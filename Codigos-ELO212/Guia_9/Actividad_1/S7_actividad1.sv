==> flow/design.v <==
`timescale 1ns / 1ps
module Display(
    input logic[15:0] Alu_result,
    input logic [15:0] DataIN,
    input logic Todisplaysel,
    output logic [15:0] ToDisplay
    );
    always_comb
        if (Todisplaysel)
            ToDisplay = DataIN;
        else
            ToDisplay = Alu_result;   
endmodule
`timescale 1ns / 1ps
module ReversePolishFSM(
    input logic  clk, reset,
    input logic Enter_pulse,
    output logic [2:0] Status,
    output logic LoadOpA, LoadOpB, LoadOpCode,
    output logic ToDisplaySel, updateRes);
    enum logic [6:0] {Entering_OpA, Load_OpA, Entering_OpB, Load_OpB, Entering_OpCode, Load_OpCode, Show_Result} state, next_state,under_state;
    always_ff @ (posedge clk)
    begin
        if (reset)
            state <= Entering_OpA;
        else 
            state <= next_state;       
    end
    always_comb begin 
       case (state)
            Entering_OpA: begin 
                if (Enter_pulse)
                    next_state = Load_OpA;
                else 
                    next_state = Entering_OpA ;
            end
            Load_OpA: next_state = Entering_OpB;
            Entering_OpB: begin 
                if (Enter_pulse)
                    next_state = Load_OpB;
                else 
                    next_state = Entering_OpB;
            end
            Load_OpB: next_state = Entering_OpCode;     
            Entering_OpCode: begin 
                if (Enter_pulse)
                    next_state = Load_OpCode;
                else 
                    next_state = Entering_OpCode;
            end 
            Load_OpCode: next_state = Show_Result;
            Show_Result: begin 
                if (Enter_pulse)
                    next_state = Entering_OpA;
                else 
                    next_state =Show_Result;
            end 
            default: next_state = Entering_OpA;         
       endcase
    end
    always_comb begin 
        LoadOpA = 0;
        LoadOpB = 0;
        LoadOpCode = 0;
        ToDisplaySel = 1;
        updateRes = 0;
        case (state)
            Entering_OpA: begin
                Status = 3'b000;
            end
            Load_OpA: begin
                Status = 3'b001;
                LoadOpA = 1;    
            end
            Entering_OpB: begin
                Status = 3'b010;
            end
            Load_OpB: begin
                Status = 3'b011;
                LoadOpB = 1;           
            end
            Entering_OpCode: begin
                Status = 3'b100;
            end
            Load_OpCode: begin
                Status = 3'b101;
                LoadOpCode = 1;  
            end
            Show_Result: begin
                Status = 3'b110;
                ToDisplaySel = 0;
                updateRes = 1;
            end 
            default: Status = 3'b000;  
        endcase      
        end 
endmodule
`timescale 1ns / 1ps
module S4_actividad3 #(parameter M=8)(
    input logic [M-1:0] A,
    input logic [M-1:0] B,
    input logic [1:0] OpCode,
    output logic [4:0] Flags,
    output logic [M-1:0] Result
);
    logic V, C, Z, N, P;
    logic [M:0] R;
    always_comb begin
        case(OpCode)
            2'b00: R = ~(A | B);   
            2'b01: R = ~(A & B);   
            2'b10: R = A + B;      
            2'b11: R = A - B;      
            default: R = 0;        
        endcase
        Result = R[M-1:0];
        Z = (Result == 0);   
        N = Result[M-1];   
        P = ~(^Result);  
        if(OpCode == 2'b10)begin
            V =((~A[M-1] & ~B[M-1] & Result[M-1]) | (A[M-1] & B[M-1] & ~Result[M-1]));   
            C = R[M];   
        end else if(OpCode == 2'b11)begin
            V = ((~A[M-1] & B[M-1] & Result[M-1]) | (A[M-1] & ~B[M-1] & ~Result[M-1]));   
            C = R[M];
        end else begin
            V = 0;   
            C = 0;   
        end
    end 
    assign Flags = {V, C, Z, N, P};
endmodule
`timescale 1ns / 1ps
module S6_Actividad1 #(parameter N = 16)(
    input logic [N-1:0] data_in,
    input logic load_A, load_B, load_Op, clk,reset,updateRes,
    output logic [4:0] LEDs,
    output logic [N-1:0] HEX_in 
    );
    logic [1:0] V_op;
    logic [N-1 : 0] V_a, V_b;
    logic [1:0] data_in_op;
    logic [N-1:0] Result;
    logic [4:0] Flags;
    assign  data_in_op = data_in[1:0];
    reg_param #(.N(N)) registro_a (.clk(clk), .reset(reset) , .load(load_A), .D(data_in),.Q(V_a));
    reg_param #(.N(N)) registro_b (.clk(clk), .reset(reset) , .load(load_B), .D(data_in),.Q(V_b));
    reg_param #(.N(2)) registro_op (.clk(clk), .reset(reset) , .load(load_Op), .D(data_in_op),.Q(V_op));
    S4_actividad3 #(.M(N)) alu (.A(V_a), .B(V_b), .OpCode(V_op), .Result(Result), .Flags(Flags));
    reg_param #(.N(N)) result_alu (.clk(clk), .reset(reset), .load(updateRes), .D(Result),.Q(HEX_in));  
    reg_param #(.N(5)) result_flags (.clk(clk), .reset(reset), .load(updateRes), .D(Flags),.Q(LEDs));
endmodule
`timescale 1ns / 1ps
module S7_actividad1(
 input logic clk,
 input logic reset,
 input logic Enter,
 input logic [15:0] DataIn,
 output logic [15:0] ToDisplay,
 output logic [4:0] Flags,
 output logic [2:0] Status);
 logic Enter_pulse;
 logic OpA, OpB, OpCode;
 logic updateRes;
 logic [15:0] Result_Alu;
 logic ToDisplaySel;
 edge_detector  Level_to_Pulse (.clk(clk),
                               .reset(reset),
                               .L(Enter),
                               .P(Enter_pulse));
 ReversePolishFSM  ReversePolishFSM (.clk(clk),
                                    .reset(reset),
                                    .Enter_pulse(Enter_pulse),
                                    .Status(Status),
                                    .LoadOpA(OpA),
                                    .LoadOpB(OpB),
                                    .LoadOpCode(OpCode),
                                    .ToDisplaySel(ToDisplaySel),
                                    .updateRes(updateRes));
 S6_Actividad1  Sistema_ALU (.clk(clk),
                            .reset(reset),
                            .data_in(DataIn),
                            .load_A(OpA),
                            .load_B(OpB),
                            .load_Op(OpCode),
                            .updateRes(updateRes),
                            .LEDs(Flags),
                            .HEX_in(Result_Alu));                          
  Display Display_Selector (.Alu_result(Result_Alu),
                            .DataIN(DataIn),
                            .Todisplaysel(ToDisplaySel),
                            .ToDisplay(ToDisplay));
endmodule
`timescale 1ns / 1ps
module edge_detector(
    input logic clk, reset, L,
    output logic P);
    enum logic [2:0] {S0, S1, S2} state, next_state;
    always_ff @(posedge clk)
    begin
        if (reset)
            state <= S0;
        else 
            state <= next_state;    
    end
    always_comb begin 
       case (state)
            S0: begin 
                if (L)
                    next_state = S1;
                else 
                    next_state = S0;
            end
            S1: begin 
                if (L)
                    next_state = S2;
                else 
                    next_state = S0;
            end     
            S2: begin 
                if (L)
                    next_state = S2;
                else 
                    next_state = S0;
            end 
            default: next_state = S0;         
       endcase
    end
    always_comb begin
        case (state)
            S0: P=0;
            S1: P=1;
            S2: P=0;
            default: P = 0;
         endcase
    end               
endmodule
`timescale 1ns / 1ps
module reg_param#(parameter N = 8)(
    input logic clk, reset, load,
    input logic [N-1:0] D,
    output logic [N-1:0]Q
    );
    always_ff@(posedge clk)
        if (reset)
            Q <= 'b0;
        else if (load)
            Q <= D; 
        else 
            Q <= Q;
endmodule
From RTL to reports: S7_actividad1
The steps from the RTL of S7_actividad1 to its reports follow in flow order.
Lines are those of the file above, counted from 1.
Operators: Yosys type, input widths -> output width; for muxes data width and select width s.
Library cell names are shortened.
{ "setup": {"top": "S7_actividad1", "clk_port": "clk", "library": "sky130hd", "lib_corner": "tt_025C_1v80"} }

Word-level counts
Yosys after proc, flatten, opt, wreduce and memory -nomap, before mapping. Memory bits, and registers merged into a memory's read port (data or address), are not among the register bits. Print and check cells are not counted.
{ "word_totals": {"register_bits": 65, "output_inout_bits": 24, "wordCells": 64, "in_bits": 19} }
{ "op_classes": {"eq_ne": 11, "addsub": 2, "logic": 18, "n_mux": 20, "reduce_logical": 6} }
{ "op_table": {"columns": ["operator", "n"], "rows": [
  ["$pmux 17 s4", 1],
  ["$pmux 7 s7", 1],
  ["$eq 7x3->1 const B", 3],
  ["$pmux 3 s6", 1],
  ["$add 16x16->17", 1],
  ["$sub 16x16->17", 1],
  ["$not 16->17", 1],
  ["$not 17->17", 1],
  ["$and 16x16->16", 1],
  ["$or 16x16->16", 1],
  ["$logic_not 16->1", 1],
  ["$reduce_xor 16->1", 1],
  ["$mux 16", 1],
  ["$eq 7x2->1 const B", 2],
  ["$mux 1", 13],
  ["$and 1x1->1", 8],
  ["$eq 7x1->1 const B", 1],
  ["$logic_not 7->1", 1],
  ["$pmux 3 s2", 1],
  ["$not 1->1", 4],
  ["$eq 2x2->1 const B", 2],
  ["$eq 3x1->1 const B", 1],
  ["$eq 3x2->1 const B", 1],
  ["$logic_not 3->1", 1],
  ["$mux 3", 1],
  ["$or 1x1->1", 2],
  ["$eq 2x1->1 const B", 1],
  ["$logic_not 2->1", 1]
]} }
Not listed: further kinds 2, cells in them 2.

Longest topological paths
Longest topological path by Yosys (ltp), each cell counted once; first at word level (registers and memories cut), then after technology mapping (sequential cells cut; the memories' decode and read muxes count).
{ "depth": {"word_depth": 8, "ABC_AREA": 0, "depth_mapped": 21, "mapped_depth_nobuf": 20} }

Mapped cells and area
Yosys stat after the flow's synthesis: flattened, memories mapped to cells. It holds for the ABC_AREA given above (unset counts as 0); a run with the other value may have another netlist.
Totals and module areas in this step are rounded.
{ "mapped": {"mapped_cells": 481, "buffers": 28, "synth_area_mm2": 0.004075, "flip_flops": 63, "seq_area_mm2": 0.001261} }
{ "by_type": {"columns": ["type", "n", "area_total_um2"], "rows": [
  ["dfxtp_1", 63, 1261.21],
  ["mux2i_1", 36, 360.346],
  ["ha_1", 27, 337.824],
  ["nor2_1", 78, 292.781],
  ["mux2_2", 17, 191.434],
  ["xnor2_1", 20, 175.168],
  ["a21oi_1", 30, 150.144],
  ["nand2_1", 34, 127.622],
  ["maj3_1", 12, 120.115],
  ["o21ai_0", 22, 110.106],
  ["xor2_1", 11, 96.342],
  ["a211oi_1", 10, 75.072],
  ["clkbuf_1", 15, 56.304],
  ["nand2b_1", 7, 43.792],
  ["inv_1", 11, 41.29],
  ["o31ai_1", 5, 37.536],
  ["or3_1", 6, 37.536],
  ["nor2b_1", 5, 31.28]
]} }
Other cell types: 36; their cells: 72.
By module: a second synthesis without flattening, with its own total; a netlist apart from the flattened one above.
{ "hier_totals": {"hier_cells": 506, "area_unflattened_mm2": 0.004474} }
Each row is one instance without its submodules.
{ "modules": {"columns": ["module", "instances", "mod_area_mm2", "mod_seq_area_mm2", "cells"], "rows": [
  ["S4_actividad3 (M=16)", 1, 0.001932, 0, 280],
  ["reg_param (N=16)", 3, 0.0005806, 0.0003203, 52],
  ["Display", 1, 0.000249, 0, 18],
  ["ReversePolishFSM", 1, 0.000249, 0.0001401, 26],
  ["reg_param (N=5)", 1, 0.0001802, 0.0001001, 16],
  ["reg_param (N=2)", 1, 0.0000676, 0.00004, 6],
  ["edge_detector", 1, 0.0000551, 0.00004, 4],
  ["S6_Actividad1", 1, 0, 0, 0],
  ["S7_actividad1", 1, 0, 0, 0]
]} }

Timing after synthesis
Source: OpenSTA report_checks on the synthesized netlist (no wires, ideal clock, input and output delay 20% of the period each), path of least setup slack; recovery checks are left aside. Register names are those of the netlist, which keeps one name where synthesis merged equal registers.
{ "synth_timing": {"path_type": "reg2reg", "start": "register Sistema_ALU.registro_b.Q[5]", "end": "register Sistema_ALU.result_flags.Q[0]", "required_time_ns": 4.592, "setup_ns": 0.128, "setup_slack_ns": 0.766, "launch_ns": 0.000, "t_arrival_ns": 3.827, "path_stages": 19, "clock_period_ns": 4.72, "path_delay_ns": 3.955, "path_buffers": 1, "period_less_setup_slack_ns": 3.954} }
"path_delay_ns" = arrival - input delay + setup time.
"path_stages" counts driving pins, that of a launching flip-flop among them; a cell with two outputs on the path counts twice.
"period_less_setup_slack_ns" = period - worst setup slack (recovery checks aside). The figure is calculated, with input and output delays left at 20% of the set period.
The rows between start and end are the longest chain of elaborated cells between them; the timing report does not say that the signal goes this way. Where chains are equally long, one stands for them.
Each line given opens the expression or statement behind the cell; cells for indexed reads and writes are added by Yosys, which also makes memories of some case tables.
A register here has more assigning lines than the two given.
{ "synth_between": {"cell_sequence": "dfxtp_1 -> or4_1 -> or2_1 -> o41ai_2 -> xor2_1 -> ha_1 -> buf_2 -> a211oi_1 -> o21bai_1 -> nor3_1 -> a2111oi_2 -> nand2_1 -> and2_2 -> ha_1 -> xnor2_1 -> xnor2_1 -> xnor2_1 -> mux2i_1 -> nor2_1", "elab_chain_len": 5, "cone_cells": 9, "lines_between": 6, "cone_classes": "add/sub (2); mux (1); logic (5); reduce/logical (1)"} }
{ "synth_lines": {"columns": ["item", "line", "rtl"], "rows": [
  ["start, declared", 242, "output logic [N-1:0]Q"],
  ["start, assigned", 246, "Q <= 'b0;"],
  ["start, assigned", 248, "Q <= D;"],
  ["$and 16x16->16", 111, "2'b01: R = ~(A & B);"],
  ["$not 16->17", 111, null],
  ["$pmux 17 s4", 109, "case(OpCode)"],
  ["$reduce_xor 16->1", 119, "P = ~(^Result);"],
  ["$not 1->1", 119, null],
  ["end, assigned", 246, null],
  ["end, assigned", 248, null],
  ["end, declared", 242, null]
]} }

Worst path after layout
Path of least setup slack in the final report of entry A (OpenROAD, finished layout, wires in). Where an end is a register, its clock arrival counts in the times.
{ "layout_timing": {"path_type": "reg2reg", "start": "register Sistema_ALU.registro_op.Q[1]", "end": "register Sistema_ALU.result_flags.Q[0]", "required_time_ns": 7.59, "clock_period_ns": 7.39, "path_buffers": 0, "launch_ns": 0.33, "path_stages": 20, "setup_slack_ns": 2.47, "t_arrival_ns": 5.11, "setup_ns": 0.14} }
The rows between start and end are the longest chain of elaborated cells between them; the timing report does not say that the signal goes this way. Where chains are equally long, one stands for them.
A register here has more assigning lines than the two given.
{ "layout_between": {"cell_sequence": "dfxtp_2 -> inv_1 -> nor2_1 -> a21oi_1 -> a21oi_1 -> nand2_1 -> xnor2_1 -> ha_1 -> a211oi_1 -> o21bai_1 -> nor3_1 -> a2111oi_2 -> nand2_1 -> and2_2 -> ha_1 -> xnor2_1 -> xnor2_1 -> xnor2_1 -> mux2i_1 -> nor2_1", "elab_chain_len": 4, "cone_cells": 7, "cone_classes": "eq/ne (3); mux (1); logic (1); reduce/logical (2)"} }
{ "layout_lines": {"columns": ["item", "line", "rtl"], "rows": [
  ["start, declared", 242, "output logic [N-1:0]Q"],
  ["start, assigned", 246, "Q <= 'b0;"],
  ["start, assigned", 248, "Q <= D;"],
  ["$eq 2x2->1", 109, "case(OpCode)"],
  ["$pmux 17 s4", 109, null],
  ["$reduce_xor 16->1", 119, "P = ~(^Result);"],
  ["$not 1->1", 119, null],
  ["end, assigned", 246, null],
  ["end, assigned", 248, null],
  ["end, declared", 242, null]
]} }

Add stored flow runs of S7_actividad1

Below are 2 stored runs of the flow (Yosys, OpenROAD; platform sky130hd) on S7_actividad1, each with its settings and what was measured, unordered. Constraints: input delay and output delay 20% of the set period each, output load 0.01 pF.
"period_reached_ns" is the run's clock period less its worst setup slack. It is reckoned from that one timing run; input and output delays stay at 20% of the period that was set.
"worst_path_time_ns" means the part of the period allowed to the worst setup path (the constraints hold back 20% at inputs and 20% at outputs) less its slack; where the path has registers, the arrival times of their clocks count too.
"power_total_uw" rests on the timing tool's default activity at the inputs, not on a simulated workload.
The results are shown rounded.
[
  {
    "run": "entry A",
    "settings": { "period_ns": 7.39, "CORE_UTILIZATION": 34, "SETUP_SLACK_MARGIN": 1.74, "CELL_PAD_IN_SITES_DETAIL_PLACEMENT": 0, "TNS_END_PERCENT": 40, "ABC_AREA": 0, "GPL_ROUTABILITY_DRIVEN": 1, "CTS_CLUSTER_SIZE": 90, "CAP_MARGIN": 30, "SLEW_MARGIN": 0, "CORE_MARGIN": 2 },
    "results": { "period_reached_ns": 4.918, "worst_path_time_ns": 4.92, "worst_path_kind": "reg2reg", "worst_hold_slack_ns": 0.422, "design_die_area_mm2": 0.01288, "fin_util_pct": 42.4, "finalCellArea_mm2": 0.0049, "power_total_uw": 950.6, "synth_chip_area_mm2": 0.004075, "fin_tns_ns": 0.000, "timing.setup.ws_ns": 2.472 }
  },
  {
    "run": "entry B",
    "settings": { "period_ns": 6.95, "CORE_UTILIZATION": 23, "PLACE_DENSITY_LB_ADDON": 0.04, "CORE_MARGIN": 7, "CELL_PAD_IN_SITES_DETAIL_PLACEMENT": 2, "GPL_TIMING_DRIVEN": 1, "CTS_CLUSTER_SIZE": 80, "CAP_MARGIN": 40, "SLEW_MARGIN": 10, "MAX_ROUTING_LAYER": "met5" },
    "results": { "period_reached_ns": 5.035, "worst_path_time_ns": 5.03, "worst_path_kind": "reg2reg", "worst_hold_slack_ns": 0.410, "design_die_area_mm2": 0.02164, "fin_util_pct": 29.3, "finalCellArea_mm2": 0.005064, "power_total_uw": 1077, "synth_chip_area_mm2": 0.004075, "fin_tns_ns": 0.000, "timing.setup.ws_ns": 1.915 }
  }
]
